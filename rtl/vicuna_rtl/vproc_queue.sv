==> flow/design.v <==
package vproc_pkg;
typedef enum {
    VREG_GENERIC     = 0,
    VREG_XLNX_RAM32M = 1,
    VREG_ASIC        = 2
} vreg_type;
parameter int unsigned VLSU_FLAGS_W = 1;
typedef enum {
    VLSU_ALIGNED_UNITSTRIDE = 0   
} vlsu_flag;
parameter int unsigned BUF_FLAGS_W = 12;
typedef enum {
    BUF_DEQUEUE              = 0,   
    BUF_VREG_RD              = 1,   
    BUF_OPERANDS             = 2,   
    BUF_RESULTS              = 3,   
    BUF_VLSU_REQUEST         = 4,   
    BUF_VLSU_RDATA           = 5,   
    BUF_VALU_INTERMEDIATE    = 6,   
    BUF_VMUL_MUL_IN          = 7,   
    BUF_VMUL_MUL_OUT         = 8,   
    BUF_VREG_WR_MUX_TIMEPRED = 9,   
    BUF_VREG_WR              = 10,  
    BUF_VREG_PEND            = 11   
} buf_flag;
typedef enum {
    MUL_GENERIC      = 0,
    MUL_XLNX_DSP48E1 = 1
} mul_type;
typedef enum logic [1:0] {
    INSTR_INVALID,
    INSTR_SPECULATIVE,
    INSTR_COMMITTED,
    INSTR_KILLED
} instr_state;
typedef enum logic [1:0] {
    VSEW_8       = 2'b00,
    VSEW_16      = 2'b01,
    VSEW_32      = 2'b10,
    VSEW_INVALID = 2'b11
} cfg_vsew;
typedef enum logic [2:0] {
    LMUL_INVALID = 3'b100,
    LMUL_F8      = 3'b101,
    LMUL_F4      = 3'b110,
    LMUL_F2      = 3'b111,
    LMUL_1       = 3'b000,
    LMUL_2       = 3'b001,
    LMUL_4       = 3'b010,
    LMUL_8       = 3'b011
} cfg_lmul;
typedef enum logic [1:0] {
    EMUL_1 = 2'b00,
    EMUL_2 = 2'b01,
    EMUL_4 = 2'b10,
    EMUL_8 = 2'b11
} cfg_emul;
typedef enum logic [1:0] {
    EVL_DEFAULT,  
    EVL_1,        
    EVL_MASK,     
    EVL_MAX       
} evl_policy;
typedef enum logic [1:0] {
    OP_SINGLEWIDTH,   
    OP_WIDENING,      
    OP_WIDENING_VS2,  
    OP_NARROWING      
} op_widenarrow;
typedef enum logic [1:0] {
    VXRM_RNU = 2'b00,    
    VXRM_RNE = 2'b01,    
    VXRM_RDN = 2'b10,    
    VXRM_ROD = 2'b11     
} cfg_vxrm;
typedef enum logic [2:0] {
    UNIT_LSU,
    UNIT_ALU,
    UNIT_MUL,
    UNIT_SLD,
    UNIT_ELEM,
    UNIT_CFG
} op_unit;
parameter int unsigned UNIT_CNT = 5;
typedef enum logic [1:0] {
    COUNT_INC_1,
    COUNT_INC_2,
    COUNT_INC_4,
    COUNT_INC_MAX
} count_inc_e;
typedef enum logic [1:0] {
    LSU_UNITSTRIDE,
    LSU_STRIDED,
    LSU_INDEXED
} lsu_stride;
typedef struct packed {
    logic       masked;
    logic       store;
    lsu_stride  stride;
    cfg_vsew    eew;
    logic [2:0] nfields;
    logic [3:0] unused;
} op_mode_lsu;
typedef enum logic [1:0] {
    ALU_SEL_CARRY,
    ALU_SEL_OVFLW,
    ALU_SEL_LT,
    ALU_SEL_MASK
} opcode_alu_sel;
typedef enum logic [1:0] {
    ALU_SHIFT_VSLL,
    ALU_SHIFT_VSRL,
    ALU_SHIFT_VSRA
} opcode_alu_shift;
typedef enum logic [2:0] {
    ALU_VADD,
    ALU_VSADD,
    ALU_VAND,
    ALU_VOR,
    ALU_VXOR,
    ALU_VSHIFT,
    ALU_VSEL,
    ALU_VSELN
} opcode_alu_res;
typedef enum logic [2:0] {
    ALU_CMP_CMP,
    ALU_CMP_CMPN,
    ALU_CMP_EQ,
    ALU_CMP_NE
} opcode_alu_cmp;
typedef enum logic [1:0] {
    ALU_MASK_NONE,   
    ALU_MASK_WRITE,  
    ALU_MASK_CARRY,  
    ALU_MASK_SEL     
} opcode_alu_mask;
typedef struct packed {
    logic           cmp;         
    union packed {
        opcode_alu_sel   sel;
        opcode_alu_shift shift;
    } opx1;
    union packed {
        opcode_alu_res res;
        opcode_alu_cmp cmp;
    } opx2;
    opcode_alu_mask op_mask;
    logic           shift_op;    
    logic           inv_op1;     
    logic           inv_op2;     
    logic           sat_res;     
    logic           sigext;
} op_mode_alu;
typedef enum logic [1:0] {
    MUL_VMUL,    
    MUL_VMULH,   
    MUL_VSMUL,   
    MUL_VMACC    
} opcode_mul;
typedef struct packed {
    logic       masked;
    opcode_mul  op;
    logic       accsub;      
    logic       op1_signed;
    logic       op2_signed;
    logic       op2_is_vd;
    logic [5:0] unused;
} op_mode_mul;
typedef enum logic [0:0] {
    SLD_UP,
    SLD_DOWN
} opcode_sld_dir;
typedef struct packed {
    logic          masked;
    opcode_sld_dir dir;     
    logic          slide1;  
    logic [9:0] unused;
} op_mode_sld;
typedef enum logic [3:0] {
    ELEM_XMV,
    ELEM_VPOPC,
    ELEM_VFIRST,
    ELEM_VID,
    ELEM_VIOTA,
    ELEM_VRGATHER,
    ELEM_VCOMPRESS,
    ELEM_FLUSH,
    ELEM_VREDSUM,
    ELEM_VREDAND,
    ELEM_VREDOR,
    ELEM_VREDXOR,
    ELEM_VREDMINU,
    ELEM_VREDMIN,
    ELEM_VREDMAXU,
    ELEM_VREDMAX
} opcode_elem;
typedef struct packed {
    logic       masked;
    opcode_elem op;
    logic       sigext;
    logic       xreg;
    logic [5:0] unused;
} op_mode_elem;
typedef enum logic [3:0] {
    CFG_VSETVL,
    CFG_VTYPE_READ,
    CFG_VL_READ,
    CFG_VLENB_READ,
    CFG_VSTART_WRITE,
    CFG_VSTART_SET,
    CFG_VSTART_CLEAR,
    CFG_VXSAT_WRITE,
    CFG_VXSAT_SET,
    CFG_VXSAT_CLEAR,
    CFG_VXRM_WRITE,
    CFG_VXRM_SET,
    CFG_VXRM_CLEAR,
    CFG_VCSR_WRITE,
    CFG_VCSR_SET,
    CFG_VCSR_CLEAR
} cfg_csr_op;
typedef struct packed {
    cfg_csr_op  csr_op;
    cfg_vsew    vsew;
    cfg_lmul    lmul;
    logic [1:0] agnostic;
    logic       vlmax;
    logic       keep_vl;
} op_mode_cfg;
typedef union packed {
    logic [12:0]  unused;
    op_mode_lsu  lsu;
    op_mode_alu  alu;
    op_mode_mul  mul;
    op_mode_sld  sld;
    op_mode_elem elem;
    op_mode_cfg  cfg;
} op_mode;
typedef struct packed {
    logic vreg;
    logic xreg;
    struct packed {
       logic [4:0]  vaddr;
       logic [31:0] xval;
    } r;
} op_regs;
typedef struct packed {
    logic       vreg;
    logic [4:0] addr;
} op_regd;
typedef struct packed {
    logic shift;
    logic hold;
    logic vreg;
    logic elemwise;
    logic narrow;
    logic sigext;
} unpack_flags;
typedef struct packed {
    logic       shift;
    logic       elemwise;
    logic       narrow;
    logic       saturate;
    logic       sig;
    logic [2:0] mul_idx;
} pack_flags;
endpackage
interface vproc_xif #(
        parameter int unsigned X_NUM_RS    =  2,   
        parameter int unsigned X_ID_WIDTH  =  3,   
        parameter int unsigned X_MEM_WIDTH =  32,  
        parameter int unsigned X_RFR_WIDTH =  32,  
        parameter int unsigned X_RFW_WIDTH =  32,  
        parameter logic [31:0] X_MISA      =  '0   
    );
    typedef struct packed {
        logic [           31:0]                  instr;      
        logic [            1:0]                  mode;       
        logic [X_ID_WIDTH -1:0]                  id;         
        logic [X_NUM_RS   -1:0][X_RFR_WIDTH-1:0] rs;         
        logic [X_NUM_RS   -1:0]                  rs_valid;   
    } x_issue_req_t;
    typedef struct packed {
        logic       accept;      
        logic       writeback;   
        logic       dualwrite;   
        logic [2:0] dualread;    
        logic       loadstore;   
        logic       exc;         
    } x_issue_resp_t;
    typedef struct packed {
        logic [X_ID_WIDTH-1:0] id;           
        logic                  commit_kill;  
    } x_commit_t;
    typedef struct packed {
        logic [X_ID_WIDTH   -1:0] id;        
        logic [             31:0] addr;      
        logic [              1:0] mode;      
        logic                     we;        
        logic [              2:0] size;      
        logic [X_MEM_WIDTH/8-1:0] be;        
        logic [              1:0] attr;      
        logic [X_MEM_WIDTH  -1:0] wdata;     
        logic                     last;      
        logic                     spec;      
    } x_mem_req_t;
    typedef struct packed {
        logic       exc;       
        logic [5:0] exccode;   
        logic       dbg;       
    } x_mem_resp_t;
    typedef struct packed {
        logic [X_ID_WIDTH -1:0] id;      
        logic [X_MEM_WIDTH-1:0] rdata;   
        logic                   err;     
        logic                   dbg;     
    } x_mem_result_t;
    typedef struct packed {
        logic [X_ID_WIDTH -   1:0] id;       
        logic [X_RFW_WIDTH-   1:0] data;     
        logic [               4:0] rd;       
        logic [X_RFW_WIDTH/32-1:0] we;       
        logic                      exc;      
        logic [               5:0] exccode;  
        logic                      err;      
        logic                      dbg;      
    } x_result_t;
    logic               issue_valid;
    logic               issue_ready;
    x_issue_req_t       issue_req;
    x_issue_resp_t      issue_resp;
    logic               commit_valid;
    x_commit_t          commit;
    logic               mem_valid;
    logic               mem_ready;
    x_mem_req_t         mem_req;
    x_mem_resp_t        mem_resp;
    logic               mem_result_valid;
    x_mem_result_t      mem_result;
    logic               result_valid;
    logic               result_ready;
    x_result_t          result;
    modport cpu_issue (
        output issue_valid,
        input  issue_ready,
        output issue_req,
        input  issue_resp
    );
    modport cpu_commit (
        output commit_valid,
        output commit
    );
    modport cpu_mem (
        input  mem_valid,
        output mem_ready,
        input  mem_req,
        output mem_resp
    );
    modport cpu_mem_result (
        output mem_result_valid,
        output mem_result
    );
    modport cpu_result (
        input  result_valid,
        output result_ready,
        input  result
    );
    modport coproc_issue (
        input  issue_valid,
        output issue_ready,
        input  issue_req,
        output issue_resp
    );
    modport coproc_commit (
        input  commit_valid,
        input  commit
    );
    modport coproc_mem (
        output mem_valid,
        input  mem_ready,
        output mem_req,
        input  mem_resp
    );
    modport coproc_mem_result (
        input  mem_result_valid,
        input  mem_result
    );
    modport coproc_result (
        output result_valid,
        input  result_ready,
        output result
    );
endinterface
module vproc_queue #(
        parameter int unsigned   WIDTH = 8,    
        parameter int unsigned   DEPTH = 8,    
        parameter bit            FLOW  = 1'b0  
    )(
        input  logic             clk_i,
        input  logic             async_rst_ni,
        input  logic             sync_rst_ni,
        output logic             enq_ready_o,
        input  logic             enq_valid_i,
        input  logic [WIDTH-1:0] enq_data_i,
        input  logic             deq_ready_i,
        output logic             deq_valid_o,
        output logic [WIDTH-1:0] deq_data_o,
        output logic [WIDTH-1:0] flags_any_o,
        output logic [WIDTH-1:0] flags_all_o
    );
    logic [WIDTH-1:0]         data[DEPTH];
    logic [$clog2(DEPTH)-1:0] rd_pos_q,  rd_pos_d;   
    logic [$clog2(DEPTH)-1:0] wr_pos_q,  wr_pos_d;   
    logic                     last_wr_q, last_wr_d;  
    always_ff @(posedge clk_i or negedge async_rst_ni) begin
        if (~async_rst_ni) begin
            rd_pos_q  <= '0;
            wr_pos_q  <= '0;
            last_wr_q <= '0;
        end
        else if (~sync_rst_ni) begin
            rd_pos_q  <= '0;
            wr_pos_q  <= '0;
            last_wr_q <= '0;
        end else begin
            rd_pos_q  <= rd_pos_d;
            wr_pos_q  <= wr_pos_d;
            last_wr_q <= last_wr_d;
        end
    end
    logic empty, full;
    assign empty = (rd_pos_q == wr_pos_q) & ~last_wr_q;
    assign full  = (rd_pos_q == wr_pos_q) &  last_wr_q;
    always_ff @(posedge clk_i) begin
        if (~full) begin
            data[wr_pos_q] <= enq_data_i;
        end
    end
    logic push, pop;
    always_comb begin
        push        = 1'b0;
        pop         = 1'b0;
        enq_ready_o = 1'b0;
        deq_valid_o = 1'b0;
        deq_data_o  = data[rd_pos_q];
        if (~full) begin
            push        = enq_valid_i & (~FLOW | ~empty | ~deq_ready_i);
            enq_ready_o = 1'b1;
        end
        if (~empty) begin
            pop         = deq_ready_i;
            deq_valid_o = 1'b1;
        end
        else if (FLOW) begin
            deq_valid_o = enq_valid_i;
            deq_data_o  = enq_data_i;
        end
    end
    always_comb begin
        rd_pos_d  = rd_pos_q;
        wr_pos_d  = wr_pos_q;
        last_wr_d = last_wr_q;
        if (push) begin
            wr_pos_d  = (wr_pos_q == $clog2(DEPTH)'(DEPTH-1)) ? '0 : wr_pos_q + $clog2(DEPTH)'(1);
            last_wr_d = 1'b1;
        end
        if (pop) begin
            rd_pos_d  = (rd_pos_q == $clog2(DEPTH)'(DEPTH-1)) ? '0 : rd_pos_q + $clog2(DEPTH)'(1);
            last_wr_d = 1'b0;
        end
    end
    logic [DEPTH-1:0] entry_valid;
    always_comb begin
        entry_valid = '0;
        if (rd_pos_q == wr_pos_q) begin
            entry_valid = {DEPTH{last_wr_q}};
        end else begin
            for (int i = 0; i < DEPTH; i++) begin
                if (rd_pos_q < wr_pos_q) begin
                    entry_valid[i] = (i >= rd_pos_q) & (i < wr_pos_q);
                end else begin
                    entry_valid[i] = (i >= rd_pos_q) | (i < wr_pos_q);
                end
            end
        end
    end
    always_comb begin
        flags_any_o = {WIDTH{1'b0}};
        flags_all_o = {WIDTH{1'b1}};
        for (int i = 0; i < DEPTH; i++) begin
            if (entry_valid[i]) begin
                flags_any_o |= data[i];
                flags_all_o &= data[i];
            end
        end
    end
endmodule
Tool chain data of vproc_queue
The steps from the RTL of vproc_queue to its reports follow in flow order.
Lines are those of the file above, counted from 1.
Library cell names are shortened.
Not given: --
- design top: vproc_queue
- clock input: clk_i
- standard-cell library: sky130hd
- timing corner: tt_025C_1v80

Word level
Yosys after proc, flatten, opt, wreduce and memory -nomap, before mapping. Memory bits, and registers merged into a memory's read port (data or address), are not among the register bits. Print and check cells are not counted. Equal cells are merged and count once.
Yosys's memory passes give these memory sizes; they may raise the number of words (mostly to a power of two), join words into wider ones and drop unused or constant bits.
- bits in writable memories at 64
- noted latch bits: 0
- memories at 1
- word-level cells at 109
- output and inout bits: 26
- bits in registers: 7
- ROM bits: 0
- bits of input ports at 13
- memories (name ; depth ; width ; line ; text):
    data ; 8 ; 8 ; 411 ; logic [WIDTH-1:0]         data[DEPTH];
- noted equality and inequality tests: 6
- noted divide/modulo/power cells: 0
- multiplexer cells: 47
- bitwise logic cells: 33
- magnitude comparators at 17
- $mul at 0
- reduce/logical cells at 0
- $add $sub $neg: 2
- noted shifts and indexed selects: 0
- operators with widths (cell ; count):
    8-bit 2-to-1 mux ; 17
    8-bit AND ; 7
    8-bit OR ; 7
    1-bit 2-to-1 mux ; 23
    3-bit 2-to-1 mux ; 7
    3-bit greater-or-equal comparator (first input constant) ; 4
    3-bit less-than comparator (first input constant) ; 4
    1-bit AND ; 10
    1-bit OR ; 8
    1-bit by 3-bit greater-or-equal comparator with 1-bit output (first input constant) ; 2
    1-bit by 3-bit less-than comparator with 1-bit output (first input constant) ; 2
    2-bit by 3-bit greater-or-equal comparator with 1-bit output (first input constant) ; 2
    2-bit by 3-bit less-than comparator with 1-bit output (first input constant) ; 2
    3-bit by 1-bit adder with 3-bit output (second input constant) ; 2
    3-bit equality test (second input constant) ; 2
    2-bit by 1-bit != test with 1-bit output (second input constant) ; 2
    3-bit by 1-bit != test with 1-bit output (second input constant) ; 1
    3-bit less-than comparator ; 1
    3-bit equality test ; 1
    1-bit inverter ; 1

Logic depth
Depth = most cells in a row (Yosys ltp): at word level without a register or memory, in the mapped netlist without a sequential cell, where the memories' decode and read muxes count.
- word-level depth: 19
- ABC_AREA: 0
- depth in mapped cells: 11
- depth with buffers taken out at 9

Netlist
Yosys stat after the flow's synthesis: flattened, memories mapped to cells. It holds for the ABC_AREA given above (unset counts as 0); a run with the other value may have another netlist.
Totals and module areas in this step are rounded.
- mapped flip-flops: 71
- noted standard cells after synthesis: 339
- chip area (Yosys): 4020 sq um
- area of sequential cells: 2100 sq um
- buffers at 20
- cell types (type ; count ; area in all (sq um)):
    edfxtp_1 ; 64 ; 1.92E+03
    mux4_2 ; 9 ; 202.694
    mux4_1 ; 7 ; 183.926
    dfrtp_1 ; 7 ; 175.168
    nand2_1 ; 42 ; 157.651
    o221ai_1 ; 16 ; 140.134
    a222oi_1 ; 12 ; 120.115
    ha_1 ; 9 ; 112.608
    nor3_1 ; 16 ; 80.077
    a32oi_1 ; 9 ; 78.826
    nor2_1 ; 21 ; 78.826
    nand3_1 ; 12 ; 60.058
    o21ai_0 ; 12 ; 60.058
    a21oi_1 ; 11 ; 55.053
    nand2b_1 ; 8 ; 50.048
    buf_2 ; 9 ; 45.043
    o22ai_1 ; 7 ; 43.792
    o21ai_1 ; 7 ; 35.034
Other cell types: 35; their cells: 61.

Worst setup path after synthesis
Path of least setup slack by OpenSTA after synthesis, without wires, with an ideal clock, recovery checks aside; 20% of the period is set as input and as output delay. Where synthesis merged equal registers, the netlist keeps one of their names.
- kind: reg-to-output
- start: register wr_pos_q[1]
- end: output flags_all_o[6]
- period: 2.82 ns
- arrival: 2.273 ns
- data required time at 2.256 ns
- noted buffers on the path: 2
- path slack: -0.017 ns
- stages at 11
- noted delay of the path: 2.273 ns
- launch time at the first pin at 0.000 ns
- noted external output delay: 0.564 ns
- synthesis period reached at 2.837 ns
"delay of the path" = arrival - input delay + setup time.
A path that ends at an output port has no setup time.
"stages": output pins that drive a net of the path, with the launching flip-flop's if there is one; two outputs of one cell count as two.
"synthesis period reached" = period - worst setup slack (recovery checks aside). The figure is calculated, with input and output delays left at 20% of the set period.
The rows between start and end are the longest chain of elaborated cells between them; the timing report does not say that the signal goes this way. Where chains are equally long, one stands for them.
A line is the first line of the expression or statement that the cell stems from. Yosys adds cells for indexed reads and writes and turns some case tables into memories.
At most two assigning lines are given for a register; there are more.
- cells stage by stage: dfrtp_1 > buf_2 > inv_2 > ha_1 > nand3_2 > nor2_2 > inv_2 > buf_2 > o21ai_1 > o32ai_1 > nor4_1
- length of the longest elaborated chain at 19
- noted elaborated cells on any way between the ends: 57
- classes of those cells: compare (9); eq/ne (1); mux (24); logic (23)
- ends and longest elaborated chain, after synthesis (element ; line ; text):
    start, declared ; 413 ; logic [$clog2(DEPTH)-1:0] wr_pos_q,  wr_pos_d;
    start, assigned ; 418 ; wr_pos_q  <= '0;
    start, assigned ; 427 ; wr_pos_q  <= wr_pos_d;
    1-bit by 3-bit less-than comparator with 1-bit output ; 482 ; entry_valid[i] = (i >= rd_pos_q) | (i < wr_pos_q);
    1-bit OR ; 482 ;
    1-bit 2-to-1 mux ; 479 ; if (rd_pos_q < wr_pos_q) begin
    1-bit 2-to-1 mux ; 475 ; if (rd_pos_q == wr_pos_q) begin
    8-bit 2-to-1 mux ; 491 ; if (entry_valid[i]) begin
    8-bit AND ; 493 ; flags_all_o &= data[i];
    8-bit 2-to-1 mux ; 491 ;
    [... 5 more ...] ; -- ;
    8-bit 2-to-1 mux ; 491 ;
    8-bit AND ; 493 ;
    8-bit 2-to-1 mux ; 491 ;
    8-bit AND ; 493 ;
    8-bit 2-to-1 mux ; 491 ;
    8-bit AND ; 493 ;
    8-bit 2-to-1 mux ; 491 ;
    end, declared ; 409 ; output logic [WIDTH-1:0] flags_all_o

Worst path after layout
From the final timing report of run 2: the path of least setup slack in the routed layout; clock arrival at registers is part of the times.
- kind: reg-to-output
- start: register rd_pos_q[2]
- end: output flags_all_o[3]
- path slack: -1.16 ns
- noted external output delay: 0.37 ns
- data required time at 1.50 ns
- launch time at the first pin at 0.37 ns
- stages at 13
- noted buffers on the path: 5
- period: 1.87 ns
- arrival: 2.66 ns
The rows between start and end are the longest chain of elaborated cells between them; the timing report does not say that the signal goes this way. Where chains are equally long, one stands for them.
At most two assigning lines are given for a register; there are more.
- cells stage by stage: dfrtp_2 > ha_4 > buf_6 > nand3_4 > nor2_4 > inv_4 > buf_4 > buf_8 > o21ai_4 > buf_8 > o221ai_4 > nor3_2 > buf_2
- length of the longest elaborated chain at 19
- noted elaborated cells on any way between the ends: 57
- classes of those cells: compare (9); eq/ne (1); mux (24); logic (23)
- ends and longest elaborated chain, post-layout (element ; line ; text):
    start, declared ; 412 ; logic [$clog2(DEPTH)-1:0] rd_pos_q,  rd_pos_d;
    start, assigned ; 417 ; rd_pos_q  <= '0;
    start, assigned ; 426 ; rd_pos_q  <= rd_pos_d;
    1-bit by 3-bit greater-or-equal comparator with 1-bit output ; 482 ; entry_valid[i] = (i >= rd_pos_q) | (i < wr_pos_q);
    1-bit OR ; 482 ;
    1-bit 2-to-1 mux ; 479 ; if (rd_pos_q < wr_pos_q) begin
    1-bit 2-to-1 mux ; 475 ; if (rd_pos_q == wr_pos_q) begin
    8-bit 2-to-1 mux ; 491 ; if (entry_valid[i]) begin
    8-bit AND ; 493 ; flags_all_o &= data[i];
    8-bit 2-to-1 mux ; 491 ;
    [... 5 more ...] ; -- ;
    8-bit 2-to-1 mux ; 491 ;
    8-bit AND ; 493 ;
    8-bit 2-to-1 mux ; 491 ;
    8-bit AND ; 493 ;
    8-bit 2-to-1 mux ; 491 ;
    8-bit AND ; 493 ;
    8-bit 2-to-1 mux ; 491 ;
    end, declared ; 409 ; output logic [WIDTH-1:0] flags_all_o

==> runs of vproc_queue <==
Design vproc_queue on sky130hd. What follows are 2 stored runs of the flow, each under its own settings; their order means nothing. The constraints put input and output delay at 20% of the set period each and load the outputs with 0.01 pF.
"period reached" means the clock period less the worst setup slack. The figure is calculated, with input and output delays left at 20% of the set period.
By "worst path time" is meant the share of the clock period that the worst setup path is allowed (20% is reserved at inputs, 20% at outputs), minus its slack. Clock arrival times at its registers enter into it.
"power consumption" rests on the timing tool's default activity at the inputs, not on a simulated workload.
The measured numbers are rounded.

Run 1

==> flow/run.sh <==
#!/bin/bash
# the make line also repeats the synthesis and layout settings of config.mk as NAME=value (left out here)
make -C /OpenROAD-flow-scripts/flow DESIGN_CONFIG=/design/flow/config.mk WORK_HOME=/design/flow/orfs CLKGATE_MAP_FILE= finish
==> flow/config.mk <==
export PLATFORM = sky130hd
export DESIGN_NAME = vproc_queue
export DESIGN_NICKNAME = vproc_queue
export VERILOG_FILES = /design/flow/design.v
export SDC_FILE = /design/flow/constraint.sdc
export NUM_CORES = 4
export LEC_CHECK = 0
export ABC_AREA = 0
export CAP_MARGIN = 40
export CELL_PAD_IN_SITES_DETAIL_PLACEMENT = 2
export CELL_PAD_IN_SITES_GLOBAL_PLACEMENT = 1
export CORE_MARGIN = 10
export CORE_UTILIZATION = 57
export GPL_TIMING_DRIVEN = 1
export MIN_ROUTING_LAYER = met2
export PLACE_DENSITY_LB_ADDON = 0.08
export SETUP_SLACK_MARGIN = 0.56
export SLEW_MARGIN = 20
==> flow/constraint.sdc <==
create_clock -name core_clock -period 1.95 [get_ports {clk_i}]
set_input_delay 0.3900 -clock core_clock [delete_from_list [all_inputs] [get_ports {clk_i}]]
set_output_delay 0.3900 -clock core_clock [all_outputs]
set_load 0.01 [all_outputs]

Run 1: did not finish, placement stopped with DPL-0033.

Run 2

==> flow/run.sh <==
#!/bin/bash
# the make line also repeats the synthesis and layout settings of config.mk as NAME=value (left out here)
make -C /OpenROAD-flow-scripts/flow DESIGN_CONFIG=/design/flow/config.mk WORK_HOME=/design/flow/orfs CLKGATE_MAP_FILE= finish
==> flow/config.mk <==
export PLATFORM = sky130hd
export DESIGN_NAME = vproc_queue
export DESIGN_NICKNAME = vproc_queue
export VERILOG_FILES = /design/flow/design.v
export SDC_FILE = /design/flow/constraint.sdc
export NUM_CORES = 4
export LEC_CHECK = 0
export CAP_MARGIN = 20
export CORE_MARGIN = 2
export CORE_UTILIZATION = 40
export SLEW_MARGIN = 20
==> flow/constraint.sdc <==
create_clock -name core_clock -period 1.87 [get_ports {clk_i}]
set_input_delay 0.3740 -clock core_clock [delete_from_list [all_inputs] [get_ports {clk_i}]]
set_output_delay 0.3740 -clock core_clock [all_outputs]
set_load 0.01 [all_outputs]

Measured in run 2:
- noted the worst path time: 2.66 ns
- class of the worst setup path: reg-to-output
- synthesized cell area: 4,020 sq um
- noted the sum of negative setup slack: -31.6 ns
- period reached at 3.032 ns
- standard-cell area after layout: 6,830 sq um
- die outline area at 10,900 sq um
- utilization: 0.699
- power consumption: 8,280 uW
- worst slack on setup checks at -1.16 ns
